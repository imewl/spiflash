==> flow/design.v <==
module qspi_ctrl_reg (
				ahb_rst_i,
                ahb_clk_i,
                qspi_addr_i,
                qspi_val_i,
				qspi_rd_i,
                qspi_ben_i,
                qspi_wdata_i,
                qspi_rdata_o,
				qspi_ack_o,
				qspi_busy_i,
				qspi_indi_op_st_o,
				qspi_prescal_o,
				qspi_dlr_o,
				qspi_fmode_o,
				qspi_dmode_o,
				qspi_adsize_o,
				qspi_admode_o,
				qspi_imode_o,
				qspi_instruction_o,
				qspi_address_o,
				wr_fifo_clr_o,
				wr_fifo_wrreq_o,
				wr_fifo_dat_o,
				wr_fifo_full_i,
				rd_fifo_rdreq_o,
                rdfifo_rdata_i,
				rdfifo_empt_i,
				qspi_cs_n_i
  );
input           ahb_rst_i;
input           ahb_clk_i;
input [31:0]    qspi_addr_i;
input           qspi_val_i;
input           qspi_rd_i;
input [3:0]     qspi_ben_i;
input [31:0]    qspi_wdata_i;
output[31:0]    qspi_rdata_o;
output          qspi_ack_o;
input           qspi_busy_i;
output          qspi_indi_op_st_o;
output [7:0]    qspi_prescal_o;
output [31:0]   qspi_dlr_o;
output [1:0]    qspi_fmode_o;
output [1:0]    qspi_dmode_o;
output [1:0]    qspi_adsize_o;
output [1:0]    qspi_admode_o;
output [1:0]    qspi_imode_o;
output [7:0]    qspi_instruction_o;
output [31:0]   qspi_address_o;
output        wr_fifo_clr_o;
output        wr_fifo_wrreq_o;
output [7:0]  wr_fifo_dat_o;
input         wr_fifo_full_i;
output        rd_fifo_rdreq_o;
input [7:0]   rdfifo_rdata_i;
input         rdfifo_empt_i;
input         qspi_cs_n_i;
reg            qspi_ack_o;
wire [31:0]    qspi_ccr;
wire           wr_qspi_cr;
wire           wr_qspi_dlr;
wire           wr_qspi_ccr;
wire           wr_qspi_ar;
wire           wr_qspi_dr;
wire           rd_qspi_ccr;
wire           rd_qspi_dr;
reg            qspi_indi_op_st_o;
reg            rd_fifo_rdreq_o;
reg            rd_fifo_rdreq_reg;
reg            wr_fifo_wrreq_o;
reg            wr_qspi_dr_reg;
parameter      IDLE        = 4'h0, 
               RD_DAT      = 4'h1,
               RD_DAT_ACK  = 4'h2,
			   WR_DAT      = 4'h5,
			   WR_DAT_ACK  = 4'h6;
reg [31:0]     qspi_rdata_o;
reg [3:0]      fifo_op_state;
reg [3:0]      fifo_op_cnt;
reg [31:0]     rd_dat_r;
reg [31:0]     wr_dat_r;
reg [7:0]      qspi_prescal_o, qspi_prescal_r; 
reg [31:0]     qspi_dlr_o;  
reg [1:0]      qspi_fmode_o, qspi_fmode_r;
reg [1:0]      qspi_dmode_o, qspi_dmode_r;
reg [1:0]      qspi_adsize_o, qspi_adsize_r;
reg [1:0]      qspi_admode_o, qspi_admode_r;
reg [1:0]      qspi_imode_o, qspi_imode_r;  
reg[7:0]       qspi_instruction_o, qspi_instruction_r;
reg [31:0]     qspi_address_o, qspi_address_r;  
assign      wr_qspi_cr  = qspi_val_i && (!qspi_rd_i) && (qspi_addr_i[15:0] == 16'h0000);
assign      wr_qspi_dlr = qspi_val_i && (!qspi_rd_i) && (qspi_addr_i[15:0] == 16'h0010);
assign      wr_qspi_ccr = qspi_val_i && (!qspi_rd_i) && (qspi_addr_i[15:0] == 16'h0014);
assign      wr_qspi_ar  = qspi_val_i && (!qspi_rd_i) && (qspi_addr_i[15:0] == 16'h0018);
assign      wr_qspi_dr  = qspi_val_i && (!qspi_rd_i) && (qspi_addr_i[15:0] == 16'h0020);
assign      rd_qspi_ccr = qspi_val_i && (qspi_rd_i)  && (qspi_addr_i[15:0] == 16'h0014);
assign      rd_qspi_dr  = qspi_val_i && (qspi_rd_i)  && (qspi_addr_i[15:0] == 16'h0020);
always @ (posedge ahb_clk_i or negedge ahb_rst_i) begin
  if(!ahb_rst_i) begin
    qspi_dlr_o    <=  32'h0;
  end
  else begin
    if(wr_qspi_dlr && (!qspi_busy_i)) begin
	  if(qspi_ben_i[3]) begin
	    qspi_dlr_o[31:24] <=  qspi_wdata_i[31:24];
	  end
	  if(qspi_ben_i[2]) begin
	    qspi_dlr_o[23:16] <=  qspi_wdata_i[23:16];
	  end
	  if(qspi_ben_i[1]) begin
	    qspi_dlr_o[15:8] <=  qspi_wdata_i[15:8];
	  end
	  if(qspi_ben_i[0]) begin
	    qspi_dlr_o[7:0] <=  qspi_wdata_i[7:0];
	  end
	end
  end
end
always @ (posedge ahb_clk_i or negedge ahb_rst_i) begin
  if(!ahb_rst_i) begin
    qspi_prescal_r    <=  8'h0;
  end
  else begin
    if(wr_qspi_cr && (!qspi_busy_i)) begin
	  if(qspi_ben_i[3]) begin
	    qspi_prescal_r <=  qspi_wdata_i[31:24];
	  end
	end
  end
end
always @ (posedge ahb_clk_i or negedge ahb_rst_i) begin
  if(!ahb_rst_i) begin
    qspi_prescal_r    <=  8'h0;
  end
  else begin
    if(wr_qspi_cr && (!qspi_busy_i)) begin
	  if(qspi_ben_i[3]) begin
	    qspi_prescal_r <=  qspi_wdata_i[31:24];
	  end
	end
  end
end
always @ (posedge ahb_clk_i or negedge ahb_rst_i) begin
  if(!ahb_rst_i) begin
    qspi_fmode_r          <=  2'h0;
    qspi_dmode_r          <=  2'h0;
	qspi_adsize_r         <=  2'h0;
    qspi_admode_r         <=  2'h0;
    qspi_imode_r          <=  2'h0;
    qspi_instruction_r    <=  8'h0;
  end
  else begin
    if(wr_qspi_ccr && (!qspi_busy_i)) begin
	  if(qspi_ben_i[3]) begin
	    qspi_fmode_r       <=   qspi_wdata_i[27:26];
	    qspi_dmode_r       <=   qspi_wdata_i[25:24];
	  end
	  if(qspi_ben_i[1]) begin
	    qspi_adsize_r       <=  qspi_wdata_i[13:12];
	    qspi_admode_r       <=  qspi_wdata_i[11:10];
	    qspi_imode_r        <=  qspi_wdata_i[9:8];
	  end
	  if(qspi_ben_i[0]) begin
	    qspi_instruction_r  <=  qspi_wdata_i[7:0];
	  end
	end
  end
end
always @ (posedge ahb_clk_i or negedge ahb_rst_i) begin
  if(!ahb_rst_i) begin
	qspi_address_r        <=  32'h0;
  end
  else begin
    if(wr_qspi_ar && (!qspi_busy_i)) begin
	  if(qspi_ben_i[3]) begin
	    qspi_address_r[31:24]   <=  qspi_wdata_i[31:24];
	  end
	  if(qspi_ben_i[2]) begin
	    qspi_address_r[23:16]   <=  qspi_wdata_i[23:16];
	  end
	  if(qspi_ben_i[1]) begin
	    qspi_address_r[15:8]   <=  qspi_wdata_i[15:8];
	  end
	  if(qspi_ben_i[0]) begin
	    qspi_address_r[7:0]   <=  qspi_wdata_i[7:0];
	  end
	end
  end
end
always@(*) begin
  if(wr_qspi_ar && (!qspi_busy_i) && qspi_ben_i[0])
    qspi_address_o[7:0]  = qspi_wdata_i[7:0];
  else
    qspi_address_o  = qspi_address_r;
  if(wr_qspi_ar && (!qspi_busy_i) && qspi_ben_i[1])
    qspi_address_o[15:8]  = qspi_wdata_i[15:8];
  else
    qspi_address_o  = qspi_address_r;
  if(wr_qspi_ar && (!qspi_busy_i) && qspi_ben_i[2])
    qspi_address_o[23:16]  = qspi_wdata_i[23:16];
  else
    qspi_address_o  = qspi_address_r;
  if(wr_qspi_ar && (!qspi_busy_i) && qspi_ben_i[3])
    qspi_address_o[31:24]  = qspi_wdata_i[31:24];
  else
    qspi_address_o  = qspi_address_r;
  if(wr_qspi_cr && (!qspi_busy_i) && qspi_ben_i[3]) begin
    qspi_prescal_o  = qspi_wdata_i[31:24];
  end
  else begin
    qspi_prescal_o = qspi_prescal_r;
  end
  if(wr_qspi_ccr && (!qspi_busy_i) && qspi_ben_i[3]) begin
    qspi_fmode_o  = qspi_wdata_i[27:26];
	qspi_dmode_o  = qspi_wdata_i[25:24];
  end
  else begin
    qspi_fmode_o  = qspi_fmode_r;
    qspi_dmode_o  = qspi_dmode_r;
  end
  if(wr_qspi_ccr && (!qspi_busy_i) && qspi_ben_i[1]) begin
    qspi_adsize_o = qspi_wdata_i[13:12];
    qspi_admode_o = qspi_wdata_i[11:10];
	qspi_imode_o  = qspi_wdata_i[9:8];
  end
  else begin
    qspi_adsize_o = qspi_adsize_r;
    qspi_admode_o = qspi_admode_r;
    qspi_imode_o  = qspi_imode_r;
  end
  if(wr_qspi_ccr && (!qspi_busy_i) && qspi_ben_i[0])
    qspi_instruction_o  = qspi_wdata_i[7:0];
  else
    qspi_instruction_o  = qspi_instruction_r;
end				
always@(*) begin
  if(rd_qspi_ccr) begin
    qspi_rdata_o = qspi_ccr;
  end
  else if(rd_qspi_dr && qspi_ack_o) begin
    qspi_rdata_o = rd_dat_r;
  end
  else begin
    qspi_rdata_o = 32'h0;
  end
end
assign qspi_ccr  = {22'h0,qspi_imode_o, qspi_instruction_o};
always @ (posedge ahb_clk_i or negedge ahb_rst_i) begin
  if(!ahb_rst_i) begin
    qspi_indi_op_st_o  <= 1'b0;
  end
  else if(wr_qspi_ccr && (!qspi_busy_i) && qspi_ben_i[0] && (qspi_imode_o != 2'b00) &&       
  (qspi_admode_o == 2'b00) && ((qspi_fmode_o == 2'b01) || (qspi_dmode_o == 2'b00))  ) begin  
    qspi_indi_op_st_o  <= 1'b1;
  end
  else if(wr_qspi_ar && (!qspi_busy_i) && (qspi_ben_i != 4'h0) && (qspi_admode_o != 2'b00) &&       
  ((qspi_fmode_o == 2'b01) || (qspi_dmode_o == 2'b00))  ) begin                                     
    qspi_indi_op_st_o  <= 1'b1;
  end
  else if(wr_qspi_dr && (!qspi_busy_i) && (qspi_ben_i != 4'h0) && (qspi_admode_o != 2'b00) &&       
  ((qspi_fmode_o == 2'b00) || (qspi_dmode_o != 2'b00))  ) begin                                     
    qspi_indi_op_st_o  <= 1'b1;
  end
  else begin
    qspi_indi_op_st_o  <= 1'b0;
  end
end
always @ (posedge ahb_clk_i or negedge ahb_rst_i) begin
  if(!ahb_rst_i) begin
    fifo_op_state <= IDLE;
	fifo_op_cnt   <= 4'h0;
  end
  else begin
    case(fifo_op_state)
	IDLE: begin
	  fifo_op_cnt   <= 4'h0;
	  if(rd_qspi_dr && (qspi_fmode_o == 2'b01)) begin
	    fifo_op_state <= RD_DAT;
	  end
	  else if(wr_qspi_dr && (qspi_fmode_o == 2'b00)) begin
	    fifo_op_state <= WR_DAT;
	  end
	end
	RD_DAT: begin
	  case(qspi_ben_i)
	  4'hf: begin
	    if(fifo_op_cnt == 4'h4)
		  fifo_op_state  <= RD_DAT_ACK;
		else if(rdfifo_empt_i) begin
		  fifo_op_cnt  <= fifo_op_cnt + 1'b1;
		end
		else begin
		  if(qspi_cs_n_i) begin
		    fifo_op_state  <= RD_DAT_ACK;
		  end
		end
	  end
	  4'h3: begin
	    fifo_op_cnt  <= fifo_op_cnt + 1'b1;
		if(fifo_op_cnt == 4'h2)
		  fifo_op_state  <= RD_DAT_ACK;
	  end
	  4'h1: begin
	    fifo_op_cnt      <= fifo_op_cnt + 1'b1;
		if(fifo_op_cnt == 4'h1)
		  fifo_op_state  <= RD_DAT_ACK;
	  end
	  4'h0: begin
	    fifo_op_state  <= RD_DAT_ACK;
	  end
	  endcase
	end
	RD_DAT_ACK: begin
	  fifo_op_cnt      <= 4'h0;
      fifo_op_state    <= IDLE;
	end
	WR_DAT: begin
	  case(qspi_ben_i)
	  4'hf: begin
	    if(fifo_op_cnt == 4'h4)
		  fifo_op_state  <= WR_DAT_ACK;
		else if(wr_fifo_full_i) begin
		  fifo_op_cnt  <= fifo_op_cnt + 1'b1;
		end
      end
	  4'h3: begin
	    if(fifo_op_cnt == 4'h2)
		  fifo_op_state  <= WR_DAT_ACK;
		else if(wr_fifo_full_i) begin
		  fifo_op_cnt  <= fifo_op_cnt + 1'b1;
		end
      end
	  4'h1: begin
	    if(fifo_op_cnt == 4'h1)
		  fifo_op_state  <= WR_DAT_ACK;
		else if(wr_fifo_full_i) begin
		  fifo_op_cnt  <= fifo_op_cnt + 1'b1;
		end
	  end
	  4'h0: begin
	    fifo_op_state  <= WR_DAT_ACK;
	  end
	  endcase
	end
	WR_DAT_ACK: begin
	  fifo_op_cnt      <= 4'h0;
      fifo_op_state    <= IDLE;
	end
	endcase
  end
end
always@(*) begin
  rd_fifo_rdreq_o  =  1'b1;
  wr_fifo_wrreq_o  =  1'b1;
  case(fifo_op_state)
  IDLE: begin
    if(rd_qspi_dr && rdfifo_empt_i ) begin
	  rd_fifo_rdreq_o  =  1'b0;
	end
  end
  RD_DAT: begin
    case(qspi_ben_i)
	4'hf: begin
	  if((fifo_op_cnt != 4'h4) && rdfifo_empt_i) begin
	    rd_fifo_rdreq_o  =  1'b0;
	  end
	end
	4'h3: begin
	  if((fifo_op_cnt != 4'h2) && rdfifo_empt_i) begin
	    rd_fifo_rdreq_o  =  1'b0;
	  end
  	end
	4'h1: begin
	  if((fifo_op_cnt != 4'h1) && rdfifo_empt_i) begin
	    rd_fifo_rdreq_o  =  1'b0;
	  end
	end
	endcase
  end
  WR_DAT: begin
    case(qspi_ben_i)
	4'hf: begin
	  if((fifo_op_cnt != 4'h4) && wr_fifo_full_i) begin
	    wr_fifo_wrreq_o  =  1'b0;
	  end
	end
	4'h3: begin
	  if((fifo_op_cnt != 4'h2) && wr_fifo_full_i) begin
	    wr_fifo_wrreq_o  =  1'b0;
	  end
  	end
	4'h1: begin
	  if((fifo_op_cnt != 4'h1) && wr_fifo_full_i) begin
	    wr_fifo_wrreq_o  =  1'b0;
	  end
	end
	endcase
  end
  endcase
end
always @ (posedge ahb_clk_i or negedge ahb_rst_i) begin
  if(!ahb_rst_i) begin
    rd_fifo_rdreq_reg  <= 1'b1;
	rd_dat_r           <= 32'h0;
	wr_dat_r           <= 32'h0;
	wr_qspi_dr_reg     <= 1'b0;
  end
  else begin
    rd_fifo_rdreq_reg  <= rd_fifo_rdreq_o;
	wr_qspi_dr_reg     <= wr_qspi_dr;
	if(!rd_fifo_rdreq_reg) begin
	  rd_dat_r         <= {rd_dat_r[23:0], rdfifo_rdata_i};
	end
	if(wr_qspi_dr && (!wr_qspi_dr_reg))
	  wr_dat_r         <= qspi_wdata_i;
	else if(!wr_fifo_wrreq_o)
	  wr_dat_r         <= {8'h00, wr_dat_r[31:8]};
  end
end
assign   wr_fifo_dat_o = wr_dat_r[7:0];
always@(*) begin
	if (!qspi_val_i) begin 
	  qspi_ack_o = 1'b0; 
    end
	else if(rd_qspi_dr)	 begin 
	  if(fifo_op_state == RD_DAT_ACK)
	    qspi_ack_o = 1'b1;  
	  else
	    qspi_ack_o = 1'b0; 
	end
	else if(wr_qspi_dr) begin
	  if(fifo_op_state == WR_DAT_ACK)
	    qspi_ack_o = 1'b1;  
	  else
	    qspi_ack_o = 1'b0; 
	end
	else begin 
	  qspi_ack_o = 1'b1; 
    end
end
assign   wr_fifo_clr_o  =  1'b1;
endmodule
# --- From RTL to reports: qspi_ctrl_reg ---
# The steps from the RTL of qspi_ctrl_reg to its reports follow in flow order.
# Lines are those of the file above, counted from 1.
# Operators carry their Yosys type and port widths (W data, S select, Z words).
# Library cell names are shortened.
setup:
  top: "qspi_ctrl_reg"
  clk_port: "ahb_clk_i"
  lib: "sky130hd"
  pvt_corner: "tt_025C_1v80"

# --- Word level ---
# Source: Yosys, flattened and elaborated, memories not mapped. Widths are those after wreduce. Registers that Yosys merges into a memory's read port (data or address) are not register bits. Print and check cells do not count. Equal cells are merged and count once.
op_classes:
  muxes: 59
  n_addsub: 1
  n_eq: 36
  n_reduce_logical: 76
op_table:
  columns: ["cell", "count"]
  rows:
  - ["$mux W32", 4]
  - ["$mux W4", 16]
  - ["$mux W8", 7]
  - ["$eq A16 B5 Y1 const B", 3]
  - ["$pmux W4 S4", 3]
  - ["$logic_and A1 B1 Y1", 42]
  - ["$ne A3 B3 Y1 const B", 12]
  - ["$reduce_and A2 Y1", 12]
  - ["$mux W24", 1]
  - ["$pmux W4 S3", 2]
  - ["$eq A16 B6 Y1 const B", 1]
  - ["$logic_not A16 Y1", 1]
  - ["$mux W16", 1]
  - ["$mux W1", 16]
  - ["$eq A4 B1 Y1 const B", 3]
  - ["$eq A4 B2 Y1 const B", 3]
  - ["$eq A4 B3 Y1 const B", 3]
  - ["$reduce_and A11 Y1", 1]
  - ["$mux W2", 5]
  - ["$ne A4 B1 Y1 const B", 2]
  - ["$ne A4 B4 Y1 const B", 2]
  - ["$logic_not A4 Y1", 2]
  - ["$reduce_bool A4 Y1", 2]
  - ["$reduce_and A8 Y1", 1]
  - ["$pmux W4 S2", 1]
  - ["$logic_not A2 Y1", 3]
  - ["$reduce_bool A2 Y1", 3]
  - ["$pmux W1 S3", 2]
# Other operator kinds: 14; their cells: 18.
bits:
  word_cells: 194
  out_inout_bits: 135
  input_bits: 84
  ff_bits: 165

# --- Depth ---
# Yosys ltp: most cells in a row. Word level: on the elaborated netlist, between registers, memories and ports. Mapped: between sequential cells and ports; inverters and the memories' decode and read muxes count.
logic_depth:
  depth_word: 12
  ABC_AREA: 0
  ltp_mapped: 8

# --- Synthesis result ---
# The flow's flattened synthesis, as Yosys stat reports it; memories are mapped. The netlist is that of the ABC_AREA named above (0 if unset); the other value can give another one.
by_type:
  columns: ["cell_type", "count", "area_total_um2"]
  rows:
  - ["dfrtp_1", 164, 4.1E+03]
  - ["mux2_2", 139, 1.57E+03]
  - ["mux2i_1", 27, 270.259]
  - ["nand2_1", 60, 225.216]
  - ["nor2_1", 44, 165.158]
  - ["and2_1", 26, 162.656]
  - ["a21oi_1", 28, 140.134]
  - ["a22o_1", 12, 105.101]
  - ["buf_4", 9, 67.565]
  - ["nand3_1", 13, 65.062]
  - ["clkbuf_1", 14, 52.55]
  - ["dfstp_2", 2, 52.55]
  - ["ha_1", 4, 50.048]
  - ["nor3_1", 9, 45.043]
  - ["nor3_2", 4, 40.038]
  - ["inv_1", 10, 37.536]
  - ["nand4_1", 6, 37.536]
  - ["o21ai_0", 7, 35.034]
# Other cell types: 32; their cells: 50.
synth_totals:
  cell_count: 628
  mapped_area_um2: 7602.3
  ffs: 166
  buf_cells: 33

# --- Timing after synthesis ---
# OpenSTA on the mapped netlist: ideal clock, no wires. The path of least setup slack (recovery checks aside). Input and output delay are each 20% of the period. Register names are those of the netlist, which keeps one name where synthesis merged equal registers.
synth_path:
  path_type: "input-to-output"
  startpoint: "in qspi_addr_i[7]"
  endpoint: "out qspi_rdata_o[0]"
  out_delay_ps: 654
  path_stages: 6
  tclk_ps: 3270
  t_arrival_ps: 2644
  delay_ps: 1990
  launch_ps: 654
  n_path_buf: 1
  setup_slack_ps: -28
  input_delay_ps: 654
  synth_period_reached_ps: 3298
# "delay_ps" = arrival - input delay + setup time.
# At an output port there is no setup time.
# "path_stages" counts driving pins, that of a launching flip-flop among them; a cell with two outputs on the path counts twice.
# "synth_period_reached_ps" is the clock period less the worst setup slack; recovery checks do not enter. This is arithmetic on one report: input and output delays are still those of the set period (20% each).
synth_between:
  path_cell_list: "or4b_4 > or3b_1 > buf_2 > nor3_4 > mux2_2 > a22o_1"
synth_lines:
  columns: ["item", "line_no", "source"]
  rows:
  - ["start, declared", 33, "input [31:0]    qspi_addr_i;"]
  - ["end, declared", 38, "output[31:0]    qspi_rdata_o;"]
# No chain of elaborated cells between the ends is given.

# --- Timing after layout ---
# From the final timing report of flow run A: the path of least setup slack in the routed layout; clock arrival at registers is part of the times.
# The report prints the path's times to 10 ps; the period is as set.
layout_path:
  path_type: "input-to-output"
  startpoint: "in qspi_addr_i[5]"
  endpoint: "out qspi_rdata_o[9]"
  path_stages: 8
  setup_slack_ps: 220
  tclk_ps: 5540
  t_arrival_ps: 4210
  out_delay_ps: 1110
  input_delay_ps: 1110
  n_path_buf: 2
  launch_ps: 1110
# Between the ends stands the longest chain of elaborated cells between them, by number of cells; it is not shown to be the way that was timed. Of several equally long chains one is given.
# Each line given opens the expression or statement behind the cell; cells for indexed reads and writes are added by Yosys, which also makes memories of some case tables.
layout_between:
  path_cell_list: "clkdlybuf4s50_1 > or4b_4 > or3b_1 > nor3_2 > nand2_2 > mux2_2 > a22o_1 > clkdlybuf4s50_1"
  elab_chain_len: 8
layout_lines:
  columns: ["item", "line_no", "source"]
  rows:
  - ["start, declared", 33, "input [31:0]    qspi_addr_i;"]
  - ["$eq A16 B6 Y1", 96, "assign      wr_qspi_dr  = qspi_val_i && (!qspi_rd_i) && (qspi_addr_i[15:0] == 16'h0020);"]
  - ["$logic_and A1 B1 Y1", 96, null]
  - ["$mux W1", 432, "else if(wr_qspi_dr) begin"]
  - ["$mux W1", 426, "else if(rd_qspi_dr) begin"]
  - ["$mux W1", 423, "if (!qspi_val_i) begin"]
  - ["$logic_and A1 B1 Y1", 241, "else if(rd_qspi_dr && qspi_ack_o) begin"]
  - ["$mux W32", 241, null]
  - ["$mux W32", 238, "if(rd_qspi_ccr) begin"]
  - ["end, declared", 38, "output[31:0]    qspi_rdata_o;"]

# Measured results for qspi_ctrl_reg: 2 stored runs of the Yosys and OpenROAD flow on sky130hd. The settings differ; the order carries no meaning. The constraints put input and output delay at 20% of the set period each and load the outputs with 0.01 pF.
# "achieved_clock_period_ps" means the clock period less the worst setup slack. The figure is calculated, with input and output delays left at 20% of the set period.
# "worstPathTime_ps": the worst setup path's part of the clock period (all of it between registers, 20% less for each end at a port) less its slack. A launch clock that arrives late makes it longer, a capture clock that arrives late makes it shorter.
# "design_power_mw": no workload was simulated; the value follows from the tool's default switching activity.
# "worstPathTime_ps" is given in steps of 10 ps.
runs:
  - name: "flow run A"
    settings:
      period_ns: 5.54
      CORE_UTILIZATION: 27
      PLACE_DENSITY_LB_ADDON: 0.16
      CORE_ASPECT_RATIO: 1.42
      CELL_PAD_IN_SITES_DETAIL_PLACEMENT: 1
      TNS_END_PERCENT: 10
      GPL_TIMING_DRIVEN: 1
      MIN_ROUTING_LAYER: "met2"
      CAP_MARGIN: 20
      CORE_MARGIN: 2
      SLEW_MARGIN: 20
    results:
      design_power_mw: 2.540
      utilization_pct: 38.0
      worst_setup_slack_ps: 219
      post_route_stdcell_area_um2: 10588.9
      synth_chip_area_um2: 7602.3
      design_die_area_um2: 29535.7
      achieved_clock_period_ps: 5321
      worstPathTime_ps: 3100
      worst_path_kind: "input-to-output"
      fin_tns_ps: 0
      hold_worst_slack_ps: 467
  - name: "flow run B"
    settings:
      period_ns: 3.72
      CORE_UTILIZATION: 70
      SETUP_SLACK_MARGIN: 0.78
      PLACE_DENSITY_LB_ADDON: 0.27
      HOLD_SLACK_MARGIN: 0.13
      CORE_ASPECT_RATIO: 0.59
      CELL_PAD_IN_SITES_GLOBAL_PLACEMENT: 2
      TNS_END_PERCENT: 100
      GPL_TIMING_DRIVEN: 0
      CAP_MARGIN: 5
      MAX_ROUTING_LAYER: "met5"
      CORE_MARGIN: 2
      SLEW_MARGIN: 20
    outcome: "incomplete, placement halted on FLW-0024"
